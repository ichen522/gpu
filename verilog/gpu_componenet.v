==> flow/design.v <==
`timescale 1ns / 100ps
module lzc_17bit (
    input  wire [16:0] in_val,
    output reg  [4:0]  shift_amt,
    output reg         is_zero
);
    always @(*) begin
        is_zero = 1'b0;
        if      (in_val[16]) shift_amt = 5'd0;
        else if (in_val[15]) shift_amt = 5'd1;
        else if (in_val[14]) shift_amt = 5'd2;
        else if (in_val[13]) shift_amt = 5'd3;
        else if (in_val[12]) shift_amt = 5'd4;
        else if (in_val[11]) shift_amt = 5'd5;
        else if (in_val[10]) shift_amt = 5'd6;
        else if (in_val[9])  shift_amt = 5'd7;
        else if (in_val[8])  shift_amt = 5'd8;
        else if (in_val[7])  shift_amt = 5'd9;
        else if (in_val[6])  shift_amt = 5'd10;
        else if (in_val[5])  shift_amt = 5'd11;
        else if (in_val[4])  shift_amt = 5'd12;
        else if (in_val[3])  shift_amt = 5'd13;
        else if (in_val[2])  shift_amt = 5'd14;
        else if (in_val[1])  shift_amt = 5'd15;
        else if (in_val[0])  shift_amt = 5'd16;
        else begin
            shift_amt = 5'd17;
            is_zero = 1'b1;
        end
    end
endmodule
module bf16_mac_core (
    input  wire        clk,
    input  wire        rst_n,
    input  wire        en,
    input  wire [15:0] a,         
    input  wire [15:0] b,         
    input  wire [15:0] c,         
    input  wire        do_relu,   
    output reg  [15:0] d,         
    output reg         valid_out
);
    reg  [15:0] s1_c;
    reg         s1_sign_mul;
    reg  [8:0]  s1_exp_mul; 
    reg  [15:0] s1_mant_mul;
    reg         s1_valid;
    reg         s1_do_relu;
    wire [7:0] mant_a = {1'b1, a[6:0]};  
    wire [7:0] mant_b = {1'b1, b[6:0]};
    always @(posedge clk or negedge rst_n) begin
        if (!rst_n) begin
            s1_valid <= 1'b0;
        end else if (en) begin
            s1_sign_mul <= a[15] ^ b[15];
            s1_exp_mul  <= a[14:7] + b[14:7] - 8'd127;
            s1_mant_mul <= mant_a * mant_b;
            s1_c        <= c;
            s1_do_relu  <= do_relu;
            s1_valid    <= 1'b1;
        end else begin
            s1_valid <= 1'b0;
        end
    end
    reg         s2_sign_res;
    reg  [8:0]  s2_exp_res;
    reg  [16:0] s2_mant_sum; 
    reg         s2_valid;
    reg         s2_do_relu;
    wire        c_sign = s1_c[15];
    wire [8:0]  c_exp  = {1'b0, s1_c[14:7]};
    wire [15:0] c_mant = {1'b1, s1_c[6:0], 8'b0};  
    reg [8:0]  exp_diff;
    reg [8:0]  larger_exp;
    reg [15:0] aligned_mul_mant;
    reg [15:0] aligned_c_mant;
    always @(*) begin
        if (s1_exp_mul > c_exp) begin
            exp_diff         = s1_exp_mul - c_exp;
            larger_exp       = s1_exp_mul;
            aligned_mul_mant = s1_mant_mul;
            aligned_c_mant   = c_mant >> exp_diff;
        end else begin
            exp_diff         = c_exp - s1_exp_mul;
            larger_exp       = c_exp;
            aligned_mul_mant = s1_mant_mul >> exp_diff;
            aligned_c_mant   = c_mant;
        end
    end
    always @(posedge clk or negedge rst_n) begin
        if (!rst_n) begin
            s2_valid <= 1'b0;
        end else begin
            s2_exp_res <= larger_exp;
            if (s1_sign_mul == c_sign) begin
                s2_mant_sum <= aligned_mul_mant + aligned_c_mant;
                s2_sign_res <= s1_sign_mul;
            end else begin
                if (aligned_mul_mant > aligned_c_mant) begin
                    s2_mant_sum <= aligned_mul_mant - aligned_c_mant;
                    s2_sign_res <= s1_sign_mul;
                end else begin
                    s2_mant_sum <= aligned_c_mant - aligned_mul_mant;
                    s2_sign_res <= c_sign;
                end
            end
            s2_do_relu <= s1_do_relu;
            s2_valid   <= s1_valid;
        end
    end
    wire [4:0] shift_amount;
    wire       mant_is_zero;
    lzc_17bit u_lzc (
        .in_val(s2_mant_sum),
        .shift_amt(shift_amount),
        .is_zero(mant_is_zero)
    );
    wire [16:0] norm_mant = s2_mant_sum << shift_amount;
    wire [8:0]  norm_exp  = s2_exp_res - {4'b0, shift_amount};
    always @(posedge clk or negedge rst_n) begin
        if (!rst_n) begin
            valid_out <= 1'b0;
            d         <= 16'b0;
        end else begin
            if (s2_valid) begin
                valid_out <= 1'b1;
                if (mant_is_zero) begin
                    d <= 16'b0;
                end else begin
                    d[15]   <= s2_sign_res;
                    d[14:7] <= norm_exp[7:0];
                    d[6:0]  <= norm_mant[15:9];  
                end
                if (s2_do_relu && s2_sign_res) begin
                    d <= 16'b0;
                end
            end else begin
                valid_out <= 1'b0;
            end
        end
    end
endmodule
module tensor_unit_64bit (
    input  wire        clk,
    input  wire        rst_n,
    input  wire        en,
    input  wire [63:0] vector_a,
    input  wire [63:0] vector_b,
    input  wire [63:0] vector_c,
    input  wire        do_relu,
    output wire [63:0] vector_out,
    output wire        valid_out
);
    wire v0, v1, v2, v3;
    assign valid_out = v0 & v1 & v2 & v3;
    bf16_mac_core lane0 (
        .clk(clk), .rst_n(rst_n), .en(en), .do_relu(do_relu),
        .a(vector_a[15:0]), .b(vector_b[15:0]), .c(vector_c[15:0]),
        .d(vector_out[15:0]), .valid_out(v0)
    );
    bf16_mac_core lane1 (
        .clk(clk), .rst_n(rst_n), .en(en), .do_relu(do_relu),
        .a(vector_a[31:16]), .b(vector_b[31:16]), .c(vector_c[31:16]),
        .d(vector_out[31:16]), .valid_out(v1)
    );
    bf16_mac_core lane2 (
        .clk(clk), .rst_n(rst_n), .en(en), .do_relu(do_relu),
        .a(vector_a[47:32]), .b(vector_b[47:32]), .c(vector_c[47:32]),
        .d(vector_out[47:32]), .valid_out(v2)
    );
    bf16_mac_core lane3 (
        .clk(clk), .rst_n(rst_n), .en(en), .do_relu(do_relu),
        .a(vector_a[63:48]), .b(vector_b[63:48]), .c(vector_c[63:48]),
        .d(vector_out[63:48]), .valid_out(v3)
    );
endmodule
; Reports on tensor_unit_64bit
; What the tools print for tensor_unit_64bit, step after step.
; Lines are those of the file above, counted from 1.
; Operators carry their Yosys type and port widths (W data, S select, Z words).
; Library cell names are shortened.
; Not given: --
[setup]
top_module = tensor_unit_64bit
clk_port = clk
library = sky130hd
corner = tt_025C_1v80

; After elaboration
; Source: Yosys, flattened and elaborated, memories not mapped. Widths are those after wreduce. Registers that Yosys merges into a memory's read port (data or address) are not register bits. Print and check cells do not count.
[classes]
add_sub_neg = 32
n_mul = 4
compare = 8
equal = 4
shifts = 12
n_mux = 190
n_logic = 4
n_reduce_logical = 5
[ops]
columns = op, count
row1 = $mul A8 B8 Y16, 4
row2 = $mux W5, 64
row3 = $sub A16 B16 Y17, 8
row4 = $mux W17, 8
row5 = $shr A16 B9 Y16, 8
row6 = $mux W16, 8
row7 = $mux W8, 12
row8 = $mux W1, 90
row9 = $add A16 B16 Y17, 4
row10 = $shl A17 B5 Y16, 4
row11 = $gt A16 B16 Y1, 4
row12 = $mux W7, 8
row13 = $add A8 B8 Y9, 4
row14 = $sub A8 B9 Y9, 4
row15 = $sub A9 B7 Y9 const B, 4
row16 = $sub A9 B8 Y9, 4
row17 = $gt A9 B8 Y1, 4
row18 = $sub A8 B5 Y8, 4
row19 = $eq A1 B1 Y1, 4
row20 = $xor A1 B1 Y1, 4
row21 = $logic_and A1 B1 Y1, 4
row22 = $reduce_and A2 Y1, 1
[bits]
regBits = 341
input_bits = 196
output_inout_bits = 65
elab_cells = 304

; Depth
; Longest topological path by Yosys (ltp), each cell counted once; first at word level (registers and memories cut), then after technology mapping (sequential cells cut; the memories' decode and read muxes count).
[depth]
depth_word = 20
ABC_AREA = 0
ltp_mapped = 28
mapped_depth_nobuf = 24

; Mapped cells and area
; Source: synth_stat.txt of the flow (Yosys; design flattened, memories mapped). It holds for the ABC_AREA given above (unset counts as 0); a run with the other value may have another netlist.
; Totals and module areas in this step are rounded.
[by_type]
columns = cell_type, count, area_total_um2
row1 = edfxtp_1, 274, 8.23E+03
row2 = ha_1, 476, 5.96E+03
row3 = fa_1, 172, 3.44E+03
row4 = inv_1, 468, 1.76E+03
row5 = dfrtp_1, 67, 1.68E+03
row6 = mux2i_1, 137, 1.37E+03
row7 = a21oi_1, 265, 1.33E+03
row8 = and2_1, 193, 1.21E+03
row9 = nor2_1, 321, 1.2E+03
row10 = nand2_1, 316, 1.19E+03
row11 = xnor2_1, 130, 1.14E+03
row12 = o21ai_0, 224, 1.12E+03
row13 = mux4_2, 38, 855.821
row14 = clkbuf_1, 161, 604.33
row15 = nor3_1, 118, 590.566
row16 = mux2_2, 50, 563.04
row17 = a21o_1, 73, 548.026
row18 = nor2b_1, 74, 462.944
; Not listed: further types 84, cells in them 1160.
[mapped]
mapped_cells = 4717
area_um2 = 42000
seq_area_um2 = 9900
ffs = 341
buffers = 208
; The figures by module come from a second, unflattened synthesis with its own total; it is not the netlist above.
[hier_totals]
cells_unflattened = 4549
hier_area_um2 = 42300
; Each row is one instance without its submodules.
[by_module]
columns = module, instances, cells, mod_area_um2, seq_area_um2
row1 = bf16_mac_core, 4, 1105, 10400, 2580
row2 = lzc_17bit, 4, 32, 214, 0.0
row3 = tensor_unit_64bit, 1, 1, 8.8, 0.0

; Timing after synthesis
; Path of least setup slack by OpenSTA after synthesis, without wires, with an ideal clock, recovery checks aside; 20% of the period is set as input and as output delay. Where synthesis merged equal registers, the netlist keeps one of their names.
[synth_path]
path_kind = register to register
start = register lane3.s1_exp_mul[6]
end = register lane3.s2_mant_sum[12]
clock_period_ps = 8160
setup_ps = 265
launch_ps = 0
arrival_ps = 5950
t_required_ps = 7895
setup_slack_ps = 1944
delay_ps = 6215
path_stages = 24
n_path_buf = 4
period_less_setup_slack_ps = 6216
; "delay_ps" = arrival - input delay + setup time.
; "path_stages": output pins that drive a net of the path, with the launching flip-flop's if there is one; two outputs of one cell count as two.
; "period_less_setup_slack_ps" is the clock period less the worst setup slack; recovery checks do not enter. This is arithmetic on one report: input and output delays are still those of the set period (20% each).
; The rows between start and end are the longest chain of elaborated cells between them; the timing report does not say that the signal goes this way. Where chains are equally long, one stands for them.
; Each line given opens the expression or statement behind the cell; cells for indexed reads and writes are added by Yosys, which also makes memories of some case tables.
; A register here has more assigning lines than the two given.
[synth_between]
path_cell_list = edfxtp_1 ha_1 clkbuf_1 nand4_1 o22a_1 o22ai_2 buf_2 mux2i_1 xor2_1 nand3_2 or3_1 o21ai_1 ha_1 clkbuf_1 or4_1 nor4_1 nand3_1 nor2b_1 and3_1 clkbuf_1 or3_1 nand3_1 a31oi_1 or3_1
elab_chain_cells = 6
cone_cells = 13
cone_lines = 10
classes_between = add/sub (5); compare (2); shift (2); mux (4)
[synth_rtl]
columns = element, line_no
row1 = start: declaration, 45  ; reg  [8:0]  s1_exp_mul;
row2 = start: assignment, 56  ; s1_exp_mul  <= a[14:7] + b[14:7] - 8'd127;
row3 = $sub A9 B8 Y9, 79  ; exp_diff         = s1_exp_mul - c_exp;
row4 = $shr A16 B9 Y16, 82  ; aligned_c_mant   = c_mant >> exp_diff;
row5 = $mux W16, 78  ; if (s1_exp_mul > c_exp) begin
row6 = $sub A16 B16 Y17, 103  ; s2_mant_sum <= aligned_c_mant - aligned_mul_mant;
row7 = $mux W17, 99  ; if (aligned_mul_mant > aligned_c_mant) begin
row8 = $mux W17, 95  ; if (s1_sign_mul == c_sign) begin
row9 = end: assignment, 96  ; s2_mant_sum <= aligned_mul_mant + aligned_c_mant;
row10 = end: assignment, 100  ; s2_mant_sum <= aligned_mul_mant - aligned_c_mant;
row11 = end: declaration, 67  ; reg  [16:0] s2_mant_sum;

; Timing after layout
; Path of least setup slack in the final report of flow run 1 (OpenROAD, finished layout, wires in). Where an end is a register, its clock arrival counts in the times.
; The path's times are printed in steps of 10 ps; the period is the one set.
[layout_path]
path_kind = register to register
start = register lane1.s1_exp_mul[0]
end = register lane1.s2_mant_sum[15]
clock_period_ps = 6390
setup_ps = 250
launch_ps = 620
arrival_ps = 6510
t_required_ps = 6750
setup_slack_ps = 250
path_stages = 23
n_path_buf = 2
; The rows between start and end are the longest chain of elaborated cells between them; the timing report does not say that the signal goes this way. Where chains are equally long, one stands for them.
; A register here has more assigning lines than the two given.
[layout_between]
path_cell_list = edfxtp_1 ha_1 fa_1 nor2b_1 o211ai_1 a21boi_2 o21ai_0 a221oi_1 nand3_1 or4_1 or2_1 buf_4 or3_1 ha_2 or3_1 a2111o_1 nand3_1 o41ai_1 buf_4 o31a_1 o311ai_1 o21ai_0 xnor2_1
elab_chain_cells = 6
cone_cells = 13
cone_lines = 10
classes_between = add/sub (5); compare (2); shift (2); mux (4)
[layout_rtl]
columns = element, line_no
row1 = start: declaration, 45  ; reg  [8:0]  s1_exp_mul;
row2 = start: assignment, 56  ; s1_exp_mul  <= a[14:7] + b[14:7] - 8'd127;
row3 = $sub A9 B8 Y9, 79  ; exp_diff         = s1_exp_mul - c_exp;
row4 = $shr A16 B9 Y16, 82  ; aligned_c_mant   = c_mant >> exp_diff;
row5 = $mux W16, 78  ; if (s1_exp_mul > c_exp) begin
row6 = $sub A16 B16 Y17, 103  ; s2_mant_sum <= aligned_c_mant - aligned_mul_mant;
row7 = $mux W17, 99  ; if (aligned_mul_mant > aligned_c_mant) begin
row8 = $mux W17, 95  ; if (s1_sign_mul == c_sign) begin
row9 = end: assignment, 96  ; s2_mant_sum <= aligned_mul_mant + aligned_c_mant;
row10 = end: assignment, 100  ; s2_mant_sum <= aligned_mul_mant - aligned_c_mant;
row11 = end: declaration, 67  ; reg  [16:0] s2_mant_sum;

Lab notebook: tensor_unit_64bit

Record of 2 stored runs of the RTL-to-layout flow on tensor_unit_64bit, platform sky130hd. The runs are unordered. Constraints: input delay and output delay 20% of the set period each, output load 0.01 pF.
"worst_path_time_ps": the worst setup path's part of the clock period (all of it between registers, 20% less for each end at a port) less its slack. A launch clock that arrives late makes it longer, a capture clock that arrives late makes it shorter.
"design_power_mw": no workload was simulated; the value follows from the tool's default switching activity.
"worst_path_time_ps" is given in steps of 10 ps.
Measured values are rounded.

# flow run 1
==> flow/run.sh <==
#!/bin/bash
# the make line also repeats the synthesis and layout settings of config.mk as NAME=value (left out here)
make -C /OpenROAD-flow-scripts/flow DESIGN_CONFIG=/design/flow/config.mk WORK_HOME=/design/flow/orfs CLKGATE_MAP_FILE= finish
==> flow/config.mk <==
export PLATFORM = sky130hd
export DESIGN_NAME = tensor_unit_64bit
export DESIGN_NICKNAME = tensor_unit_64bit
export VERILOG_FILES = /design/flow/design.v
export SDC_FILE = /design/flow/constraint.sdc
export NUM_CORES = 4
export LEC_CHECK = 0
export CAP_MARGIN = 20
export CORE_MARGIN = 2
export CORE_UTILIZATION = 40
export SLEW_MARGIN = 20
==> flow/constraint.sdc <==
create_clock -name core_clock -period 6.39 [get_ports {clk}]
set_input_delay 1.2780 -clock core_clock [delete_from_list [all_inputs] [get_ports {clk}]]
set_output_delay 1.2780 -clock core_clock [all_outputs]
set_load 0.01 [all_outputs]

==> flow run 1: results <==
setupTns_ps=0
finalCellArea_um2=50300
yosys.chip_area_um2=42000
setup_ws_ps=250
design_power_mw=18.5
worst_path_time_ps=6140
worst_path_kind="register to register"
die_area_um2=108000

# flow run 2
==> flow/run.sh <==
#!/bin/bash
# the make line also repeats the synthesis and layout settings of config.mk as NAME=value (left out here)
make -C /OpenROAD-flow-scripts/flow DESIGN_CONFIG=/design/flow/config.mk WORK_HOME=/design/flow/orfs CLKGATE_MAP_FILE= finish
==> flow/config.mk <==
export PLATFORM = sky130hd
export DESIGN_NAME = tensor_unit_64bit
export DESIGN_NICKNAME = tensor_unit_64bit
export VERILOG_FILES = /design/flow/design.v
export SDC_FILE = /design/flow/constraint.sdc
export NUM_CORES = 4
export LEC_CHECK = 0
export CAP_MARGIN = 20
export CELL_PAD_IN_SITES_DETAIL_PLACEMENT = 0
export CELL_PAD_IN_SITES_GLOBAL_PLACEMENT = 1
export CORE_MARGIN = 4
export CORE_UTILIZATION = 35
export GPL_ROUTABILITY_DRIVEN = 1
export PLACE_DENSITY_LB_ADDON = 0.0
export SLEW_MARGIN = 20
export TNS_END_PERCENT = 85
==> flow/constraint.sdc <==
create_clock -name core_clock -period 4.77 [get_ports {clk}]
set_input_delay 0.9540 -clock core_clock [delete_from_list [all_inputs] [get_ports {clk}]]
set_output_delay 0.9540 -clock core_clock [all_outputs]
set_load 0.01 [all_outputs]

==> flow run 2: results <==
setupTns_ps=-57100
finalCellArea_um2=62900
yosys.chip_area_um2=42000
setup_ws_ps=-1170
design_power_mw=31.1
worst_path_time_ps=5940
worst_path_kind="register to register"
die_area_um2=126000
